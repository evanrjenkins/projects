==> flow/design.v <==
module data_ctrl #(
  parameter SAMPLE_WIDTH = 12
)(
  input  wire        i_clk,
  input  wire        i_trigger_pulse,
  input  wire        i_tx_done,
  input  wire        i_sample_valid,
  input  wire [SAMPLE_WIDTH-1:0] i_sample_data,
  input  wire        i_capture_done,
  input  wire        i_RESET,
  output reg         o_rd_en,
  output reg  [7:0]  o_tx_data,
  output reg         o_tx_en,
  output reg         o_transfer_done,
  output reg  [2:0]  o_state
);
  localparam s_IDLE     = 3'b000;
  localparam s_REQUEST  = 3'b001;
  localparam s_LOWER    = 3'b010;
  localparam s_UPPER    = 3'b011;
  localparam s_WAIT_TX  = 3'b100;
  localparam s_DONE     = 3'b101;
  reg [SAMPLE_WIDTH-1:0] r_sample_reg;
  reg byte_sel;   
  always @(posedge i_clk) 
  begin
    if (i_RESET) 
    begin
      r_sample_reg    <= 0;
      byte_sel        <= 0;
      o_state         <= s_IDLE;
      o_tx_data       <= 0;
      o_tx_en         <= 0;
      o_rd_en         <= 0;
      o_transfer_done <= 0;
    end 
    else 
    begin
      case (o_state)
        s_IDLE: 
        begin
          o_transfer_done <= 0;
          o_tx_en <= 0;
          o_rd_en <= 0;
          byte_sel <= 0;
          if (i_trigger_pulse) 
          begin
            o_state <= s_REQUEST;
            o_rd_en <= 1;
          end
        end
        s_REQUEST: 
        begin
          o_rd_en <= 0;
          if (i_sample_valid) 
          begin
            r_sample_reg <= i_sample_data;
            o_state <= s_LOWER;
          end
        end
        s_LOWER: 
        begin
          o_tx_data <= r_sample_reg[7:0];
          o_tx_en   <= 1;
          o_state   <= s_WAIT_TX;
          byte_sel  <= 0;
        end
        s_UPPER: 
        begin
          o_tx_data <= {4'b0000, r_sample_reg[11:8]};
          o_tx_en   <= 1;
          o_state   <= s_WAIT_TX;
          byte_sel  <= 1;
        end
        s_WAIT_TX: 
        begin
          o_tx_en <= 0;
          if (i_tx_done) 
          begin
            if (byte_sel == 0) 
            begin
              o_state <= s_UPPER;
            end 
            else 
            begin
              if (i_capture_done) 
              begin
                o_state <= s_DONE;
              end 
              else 
              begin
                o_rd_en <= 1;
                o_state <= s_REQUEST;
              end
            end
          end
        end
        s_DONE: 
        begin
          o_transfer_done <= 1;
          o_state <= s_IDLE;
        end
        default: 
        begin  
          o_state <= s_IDLE;
        end
      endcase
    end
  end
endmodule
======== Step by step through the tools: data_ctrl ========
What the tools print for data_ctrl, step after step.
Line numbers count from 1 in the design file above.
Operators carry their Yosys type and port widths (W data, S select, Z words).
Cell names lack the library's common part.
A cell with -- has no value.
inputs
  top ..................................... data_ctrl
  clock port .............................. i_clk
  cell library ............................ sky130hd
  timing corner ........................... tt_025C_1v80

======== Word level ========
Yosys after proc, flatten, opt, wreduce and memory -nomap, before mapping. Memory bits, and registers merged into a memory's read port (data or address), are not among the register bits. Print and check cells are not counted.
word-level totals
  output and inout port bits .............. 14
  input bits .............................. 18
  bits in registers ....................... 27
operators by class
  reduce/logical cells .................... 12
  multiplexer cells ....................... 15
  equal/unequal tests ..................... 10
operators by type and width
  cell                  count
  $pmux W8 S2           1
  $mux W3               5
  $pmux W3 S4           1
  $ne A2 B2 Y1 const B  5
  $reduce_bool A2 Y1    4
  $reduce_or A2 Y1      3
  $eq A3 B2 Y1 const B  2
  $eq A3 B3 Y1 const B  2
  $pmux W1 S2           3
  $reduce_and A4 Y1     1
  $mux W1               4
  $eq A3 B1 Y1 const B  1
  $logic_not A3 Y1      1
  $reduce_and A3 Y1     1
  $reduce_bool A3 Y1    1
  $pmux W1 S3           1
  $reduce_and A2 Y1     1

======== Longest topological paths ========
Depth = most cells in a row (Yosys ltp): at word level without a register or memory, in the mapped netlist without a sequential cell, where the memories' decode and read muxes count.
depth
  depth after elaboration ................. 4
  ABC_AREA ................................ 0
  gate-level depth with buffers ........... 6
  gate-level depth less buffers ........... 4

======== After synthesis ========
The flow's flattened synthesis, as Yosys stat reports it; memories are mapped. The netlist is that of the ABC_AREA named above (0 if unset); the other value can give another one.
synthesis totals
  standard cells after synthesis .......... 134
  buffer cells ............................ 9
  cell area after synthesis ............... 1123.6 um^2
  flip-flops .............................. 27
cell types
  cell       count  area in all (um^2)
  dfxtp_1    27     540.518
  nand2_1    30     112.608
  a21oi_1    21     105.101
  mux2i_1    5      50.048
  a211oi_1   5      37.536
  buf_6      3      33.782
  nor2_1     9      33.782
  nand3_1    5      25.024
  o21ai_0    4      20.019
  nor3_4     1      16.266
  buf_4      2      15.014
  nor3_1     3      15.014
  a31oi_1    2      12.512
  a21boi_2   1      11.261
  inv_1      3      11.261
  nand4bb_1  1      11.261
  buf_2      2      10.01
  a22o_1     1      8.758
Other cell types: 8; their cells: 9.

======== Timing after synthesis ========
OpenSTA on the mapped netlist: ideal clock, no wires. The path of least setup slack (recovery checks aside). Input and output delay are each 20% of the period. Register names are those of the netlist, which keeps one name where synthesis merged equal registers.
timing path post-synthesis
  kind .................................... register to register
  from .................................... register o_state[1]
  to ...................................... register o_state[2]
  required time ........................... 1463 ps
  buffers on the path ..................... 1
  library setup time ...................... 117 ps
  launch time at the first pin ............ 0 ps
  path delay .............................. 1182 ps
  stages on the path ...................... 6
  arrival ................................. 1065 ps
  clock period ............................ 1580 ps
  slack ................................... 398 ps
  synthesis period reached ................ 1182 ps
"path delay" = arrival - input delay + setup time.
"stages on the path": output pins that drive a net of the path, with the launching flip-flop's if there is one; two outputs of one cell count as two.
"synthesis period reached" = period - worst setup slack (recovery checks aside). The figure is calculated, with input and output delays left at 20% of the set period.
Between the ends stands the longest chain of elaborated cells between them, by number of cells; it is not shown to be the way that was timed. Of several equally long chains one is given.
Each line given opens the expression or statement behind the cell; cells for indexed reads and writes are added by Yosys, which also makes memories of some case tables.
At most two assigning lines are given for a register; there are more.
on the way, post-synthesis
  cells stage by stage .................... dfxtp_1 > buf_4 > nor2_1 > a21boi_2 > a21oi_1 > a22o_1
  length of the longest elaborated chain .. 3
  elaborated cells on any way between the ends .. 11
  RTL lines with such cells ............... 1
  classes of those cells .................. eq/ne (7); mux (1); reduce/logical (3)
ends and longest elaborated chain, post-synthesis
  item              RTL line  RTL
  from (decl)       15        output reg  [2:0]  o_state
  from (assign)     31        o_state         <= s_IDLE;
  from (assign)     48        o_state <= s_REQUEST;
  $eq A3 B2 Y1      39        case (o_state)
  $reduce_or A2 Y1  --
  $pmux W3 S4       39
  to (assign)       31
  to (assign)       48
  to (decl)         15

======== Timing after layout ========
Path of least setup slack in the final report of run B (OpenROAD, finished layout, wires in). Where an end is a register, its clock arrival counts in the times.
The report prints the path's times to 10 ps; the period is as set.
timing path post-layout
  kind .................................... register to register
  from .................................... register o_state[2]
  to ...................................... register r_sample_reg[6]
  buffers on the path ..................... 4
  required time ........................... 940 ps
  slack ................................... -540 ps
  launch time at the first pin ............ 280 ps
  stages on the path ...................... 8
  arrival ................................. 1480 ps
  library setup time ...................... 60 ps
  clock period ............................ 719 ps
Between the ends stands the longest chain of elaborated cells between them, by number of cells; it is not shown to be the way that was timed. Of several equally long chains one is given.
At most two assigning lines are given for a register; there are more.
on the way, post-layout
  cells stage by stage .................... dfxtp_4 > buf_6 > buf_6 > nor3_4 > buf_6 > buf_12 > nand2_1 > a21oi_2
  length of the longest elaborated chain .. 2
  elaborated cells on any way between the ends .. 2
  RTL lines with such cells ............... 1
  classes of those cells .................. eq/ne (1); reduce/logical (1)
ends and longest elaborated chain, post-layout
  item               RTL line  RTL
  from (decl)        15        output reg  [2:0]  o_state
  from (assign)      31        o_state         <= s_IDLE;
  from (assign)      48        o_state <= s_REQUEST;
  $eq A3 B1 Y1       39        case (o_state)
  $reduce_and A2 Y1  --
  to (assign)        29        r_sample_reg    <= 0;
  to (assign)        57        r_sample_reg <= i_sample_data;
  to (decl)          23        reg [SAMPLE_WIDTH-1:0] r_sample_reg;

==> results <==
Settings and measured results of 2 stored flow runs for module data_ctrl (sky130hd), not sorted in any way. The constraints put input and output delay at 20% of the set period each and load the outputs with 0.01 pF.
"clock period reached" means the clock period less the worst setup slack. The figure is calculated, with input and output delays left at 20% of the set period.
By "total power of the final layout" is meant OpenSTA's value without simulated activity: inputs other than the clock are taken to toggle once in ten clock periods, and the tool carries that through the logic.

---- run A ----
settings
  period_ns = 0.817
  CORE_UTILIZATION = 55
  SETUP_SLACK_MARGIN = 0.15
  PLACE_DENSITY_LB_ADDON = 0.02
  CELL_PAD_IN_SITES_GLOBAL_PLACEMENT = 3
  CELL_PAD_IN_SITES_DETAIL_PLACEMENT = 0
  GPL_TIMING_DRIVEN = 1
  CTS_CLUSTER_DIAMETER = 141
  SLEW_MARGIN = 25
  MIN_ROUTING_LAYER = met2
  CAP_MARGIN = 20
  CORE_MARGIN = 2
results
  stopped before the end: placement reported FLW-0024

---- run B ----
settings
  period_ns = 0.719
  CORE_UTILIZATION = 16
  SETUP_SLACK_MARGIN = -0.03
  PLACE_DENSITY = 0.89
  CORE_MARGIN = 4
  TNS_END_PERCENT = 5
  CTS_CLUSTER_DIAMETER = 113
  SLEW_MARGIN = 15
  MAX_ROUTING_LAYER = met5
  CAP_MARGIN = 20
results
  total power of the final layout ......... 3.301 mW
  lowest setup slack ...................... -542 ps
  total negative slack .................... -14773 ps
  die footprint ........................... 8427.2 um^2
  utilization after routing ............... 28.2%
  clock period reached .................... 1261 ps
  mapped cell area after synthesis ........ 1123.6 um^2
